==> flow/design.v <==
module URISC_Data_Path #(
    parameter WIDTH = 'd16, DEPTH = 'd512
)(
    input clk,
    input reset,
    input Run,
    input PC_out,
    input PC_in,
    input R_in,
    input Comp,
    input Z_in,
    input N_in,
    input C_in,
    input Read,
    input MDR_in,
    input MAR_in,
    input MDR_out,
    input [WIDTH-1:0] Data_in,
    output reg Zero,
    output reg Neg,
    output wire Nop,
    output wire [$clog2(DEPTH)-1:0] Addr,
    output wire [WIDTH-1:0] Data_out,
    output wire [WIDTH-1:0] MDR,
    output wire [$clog2(DEPTH)-1:0] MAR
);
    reg [$clog2(DEPTH)-1:0] PC_reg, MAR_reg;
    reg [WIDTH-1:0] R, MDR_reg, Bus_A, Bus_B;
    reg [WIDTH:0] Acc_out;
    assign Addr = MAR_reg;
    assign MAR = MAR_reg;
    assign Data_out = Bus_B;
    assign MDR = MDR_reg;
    assign Nop = PC_reg == 0;
    always@(posedge clk, negedge reset) begin
        if(!reset) begin
            PC_reg <= 0;
        end else begin
            if(Run) PC_reg <= 'd1;
            if(PC_in) PC_reg <= Bus_B;
        end
    end
    always@(posedge clk, negedge reset) begin
        if(!reset) begin
            R <= 0;
        end else begin
            if(R_in) R <= Bus_A;
        end
    end
    always@(posedge clk, negedge reset) begin
        if(!reset) begin
            MDR_reg <= 0;
        end else begin
            if(MDR_in) MDR_reg <= Bus_B;
            else if(Read) MDR_reg <= Data_in;
        end
    end
    always@(negedge clk, negedge reset) begin
        if(!reset) begin
            MAR_reg <= 0;
        end else begin
            if(MAR_in) MAR_reg <= Bus_B[$clog2(DEPTH)-1:0];
        end
    end
    always@(posedge clk, negedge reset) begin
        if(!reset) begin
            Zero <= 0;
        end else begin
            if(Z_in) Zero <= Acc_out == 0;
        end
    end
    always@(posedge clk, negedge reset) begin
        if(!reset) begin
            Neg <= 0;
        end else begin
            if(N_in) begin
                if(Acc_out[WIDTH-1:0]==0) Neg <= 0;
                else Neg <= Acc_out[WIDTH];
            end
        end
    end
    always@(*) begin
        Acc_out <= {Bus_A[WIDTH-1], Bus_A} + (Comp ? ~{R[WIDTH-1], R} : {(WIDTH+1){1'b0}}) + C_in;
    end
    always@(*) begin
        Bus_B <= Acc_out;
    end
    always@(*) begin
        case({PC_out, MDR_out})
        2'b01: Bus_A <= MDR_reg;
        2'b10: Bus_A <= PC_reg;
        default: Bus_A <= 0;
        endcase
    end
endmodule
module URISC_Control_Path #(
    parameter WIDTH = 'd16, DEPTH = 'd512
)(
    input clk,
    input reset,
    input Run,
    input Stop,
    input Neg,
    input Zero,
    output reg PC_out,
    output reg PC_in,
    output reg R_in,
    output reg Comp,
    output reg Z_in,
    output reg N_in,
    output reg C_in,
    output reg MDR_in,
    output reg MAR_in,
    output reg MDR_out,
    output reg Data_CS,
    output reg Inst_CS,
    output reg Read,
    output reg Write,
    output reg [3:0] Counter
);
    parameter C0 = 4'b0000;
    parameter C1 = 4'b0001;
    parameter C2 = 4'b0010;
    parameter C3 = 4'b0011;
    parameter C4 = 4'b0100;
    parameter C5 = 4'b0101;
    parameter C6 = 4'b0110;
    parameter C7 = 4'b0111;
    parameter C8 = 4'b1000;
    parameter IDLE = 4'b1111;
    reg [15:0] Collection;
    reg Run_flag;
    reg NNend, Zend;
    always@(*) begin
        {PC_out, PC_in, R_in, Comp, Z_in, N_in, C_in, MDR_in,
        MAR_in, MDR_out, Data_CS, Inst_CS, Read, Write, NNend, Zend} <= Collection;
    end
    always@(posedge clk, negedge reset) begin
        if(!reset) Run_flag <= 0;
        else if(Stop & Run_flag) Run_flag <= 0;
        else if(Run & ~Run_flag) Run_flag <= 1;
    end
    always@(posedge clk, negedge reset) begin
        if(!reset) begin
            Counter <= 0;
        end else begin
            if(Run_flag) begin
                if(Counter == C8) Counter <= C0;
                else if(Counter == C7 && (NNend & ~Neg)) Counter <= C0;
                else Counter <= Counter + 1;
            end
        end
    end
    always@(*) begin
        case(Counter)
        C0: Collection <= 16'b1000100010011001;
        C1: Collection <= 16'b0000000011101000;
        C2: Collection <= 16'b0010000001000000;
        C3: Collection <= 16'b1100001010011000;
        C4: Collection <= 16'b0000000011101000;
        C5: Collection <= 16'b0001011101100100;
        C6: Collection <= 16'b1100001010011000;
        C7: Collection <= 16'b1100001000000010;
        C8: Collection <= 16'b0100000001000000;
        default: Collection <= 16'b0;
        endcase
    end
endmodule
module URISC #(
    parameter WIDTH = 'd16, DEPTH = 'd512
)(
    input clk,
    input reset,
    input Run,
    input Stop,
    input [WIDTH-1:0] Data_in,
    input [$clog2(DEPTH)-1:0] Inst_in,
    output wire Data_CS, Inst_CS, Read, Write,
    output wire [$clog2(DEPTH)-1:0] MAR,
    output wire [WIDTH-1:0] Data_out,
    output wire [3:0] State
);
    wire PC_out;
    wire PC_in;
    wire R_in;
    wire Comp;
    wire Z_in;
    wire N_in;
    wire C_in;
    wire MDR_in;
    wire MAR_in;
    wire MDR_out;
    wire Neg, Zero, Nop;
    wire [WIDTH-1:0] MDR;
    wire [$clog2(DEPTH)-1:0] Addr;
    reg [WIDTH-1:0] MDR_data_in;
    always@(*) begin
        if(Inst_CS) MDR_data_in <= Inst_in;
        else if(Data_CS) MDR_data_in <= Data_in;
        else MDR_data_in <= 0;
    end
    URISC_Data_Path #(
        .WIDTH(WIDTH), .DEPTH(DEPTH)
    ) D0 (
        .clk(clk),
        .reset(reset),
        .Run(Run),
        .PC_out(PC_out),
        .PC_in(PC_in),
        .R_in(R_in),
        .Comp(Comp),
        .Z_in(Z_in),
        .N_in(N_in),
        .C_in(C_in),
        .Read(Read),
        .MDR_in(MDR_in),
        .MAR_in(MAR_in),
        .MDR_out(MDR_out),
        .Data_in(MDR_data_in),
        .Neg(Neg),
        .Zero(Zero),
        .Nop(Nop),
        .Addr(Addr),
        .Data_out(Data_out),
        .MDR(MDR),
        .MAR(MAR)
    );
    URISC_Control_Path#(
        .WIDTH(WIDTH), .DEPTH(DEPTH)
    ) C0 (
        .clk(clk),
        .reset(reset),
        .Run(Run),
        .Stop(Stop | Nop),
        .Neg(Neg),
        .Zero(Zero),
        .PC_out(PC_out),
        .PC_in(PC_in),
        .R_in(R_in),
        .Comp(Comp),
        .Z_in(Z_in),
        .N_in(N_in),
        .C_in(C_in),
        .MDR_in(MDR_in),
        .MAR_in(MAR_in),
        .MDR_out(MDR_out),
        .Data_CS(Data_CS),
        .Inst_CS(Inst_CS),
        .Read(Read),
        .Write(Write),
        .Counter(State)
    );
endmodule
* Reports on URISC
The steps from the RTL of URISC to its reports follow in flow order.
Lines are those of the file above, counted from 1.
Operators carry their Yosys type and port widths (W data, S select, Z words).
Library cell names are shortened.
A cell with - has no value.
- Design top :: URISC
- Clock :: clk
- Standard-cell library :: sky130hd
- Timing corner :: tt_025C_1v80

* After elaboration
Yosys after proc, flatten, opt, wreduce and memory -nomap, before mapping. Memory bits, and registers merged into a memory's read port (data or address), are not among the register bits. Print and check cells are not counted. Equal cells are merged and count once.
Yosys's memory passes give these memory sizes; they may raise the number of words (mostly to a power of two), join words into wider ones and drop unused or constant bits.
- Word-level cells :: 41
- Bits in read-only memories :: 256
- Register bits :: 56
- Memories :: 1
- Output and inout bits :: 33
** Memory list
- (no name shown) :: words 16, bits a word 16, read ports 1, write ports 0, line 155 : case(Counter)
- Bitwise logic cells :: 7
- $add $sub $neg :: 3
- Equality and inequality tests :: 4
- Reduce/logical cells :: 6
- Mux-type cells :: 13
** Operators by type and width (count)
- $mux W16 :: 4
- $pmux W16 S2 :: 1
- $mux W9 :: 2
- $add A17 B1 Y17 :: 1
- $add A17 B17 Y17 :: 1
- $not A17 Y17 :: 1
- $mux W17 :: 1
- $logic_not A16 Y1 :: 1
- $logic_not A9 Y1 :: 1
- $mux W4 :: 2
- $reduce_bool A2 Y1 :: 3
- $add A4 B1 Y4 const B :: 1
- $eq A4 B3 Y1 const B :: 1
- $eq A4 B4 Y1 const B :: 1
- $and A1 B1 Y1 :: 3
- $mux W1 :: 3
- $not A1 Y1 :: 2
- $eq A2 B1 Y1 const B :: 1
- $eq A2 B2 Y1 const B :: 1
- $or A1 B1 Y1 :: 1
- $logic_and A1 B1 Y1 :: 1

* Longest topological paths
Longest topological path by Yosys (ltp), each cell counted once; first at word level (registers and memories cut), then after technology mapping (sequential cells cut; the memories' decode and read muxes count).
- Word-level depth :: 6
- ABC_AREA :: 1
- Mapped depth :: 30

* Mapped cells and area
Source: synth_stat.txt of the flow (Yosys; design flattened, memories mapped). It holds for the ABC_AREA given above (unset counts as 0); a run with the other value may have another netlist.
Totals and module areas in this step are rounded.
** Cell types
- dfrtp_1 :: count 47, area in all 1.18E+03 um^2
- nand2_1 :: count 156, area in all 585.562 um^2
- ha_1 :: count 23, area in all 287.776 um^2
- inv_1 :: count 74, area in all 277.766 um^2
- dfrtn_1 :: count 9, area in all 225.216 um^2
- nor2_1 :: count 49, area in all 183.926 um^2
- mux2_2 :: count 15, area in all 168.912 um^2
- o21ai_0 :: count 23, area in all 115.11 um^2
- nand3_1 :: count 22, area in all 110.106 um^2
- a21oi_1 :: count 16, area in all 80.077 um^2
- a22oi_1 :: count 8, area in all 60.058 um^2
- o21ai_1 :: count 12, area in all 60.058 um^2
- o22ai_1 :: count 9, area in all 56.304 um^2
- nor2_4 :: count 4, area in all 45.043 um^2
- nor2_2 :: count 7, area in all 43.792 um^2
- fa_1 :: count 2, area in all 40.038 um^2
- o221ai_1 :: count 4, area in all 35.034 um^2
- buf_6 :: count 3, area in all 33.782 um^2
Other cell types: 24; their cells: 52.
- Sequential part of the area :: 1400 um^2
- Mapped flip-flops :: 56
- Cell count :: 535
- Mapped area :: 3900 um^2

# Flow runs of URISC

Stored flow runs of URISC (2 of them; Yosys, OpenROAD, sky130hd). They differ in their settings and are not a sequence. Constraints: input delay and output delay 20% of the set period each, output load 0.01 pF.
The measured numbers are rounded.

** Record 1
- Settings :: period_ns=14.1; CORE_UTILIZATION=28; SETUP_SLACK_MARGIN=0.36; PLACE_DENSITY_LB_ADDON=0.14; CORE_MARGIN=3; TNS_END_PERCENT=65; ABC_AREA=1; GPL_ROUTABILITY_DRIVEN=1; CTS_CLUSTER_SIZE=15; CTS_CLUSTER_DIAMETER=85; CAP_MARGIN=10; SLEW_MARGIN=20
- Std-cell area (final layout) :: 4900 um^2
- Die size :: 16000 um^2
- Setup slack of the worst path :: 2.9 ns
- Synthesized cell area :: 3900 um^2

** Record 2
- Settings :: period_ns=4.7; CORE_UTILIZATION=35; SETUP_SLACK_MARGIN=0.89; PLACE_DENSITY_LB_ADDON=0.01; CORE_ASPECT_RATIO=1.84; GPL_TIMING_DRIVEN=1; CTS_CLUSTER_SIZE=71; CAP_MARGIN=20; SLEW_MARGIN=0; CORE_MARGIN=2
- Die size :: 11000 um^2
- Synthesized cell area :: 3600 um^2
- Setup slack of the worst path :: -0.99 ns
- Std-cell area (final layout) :: 5900 um^2
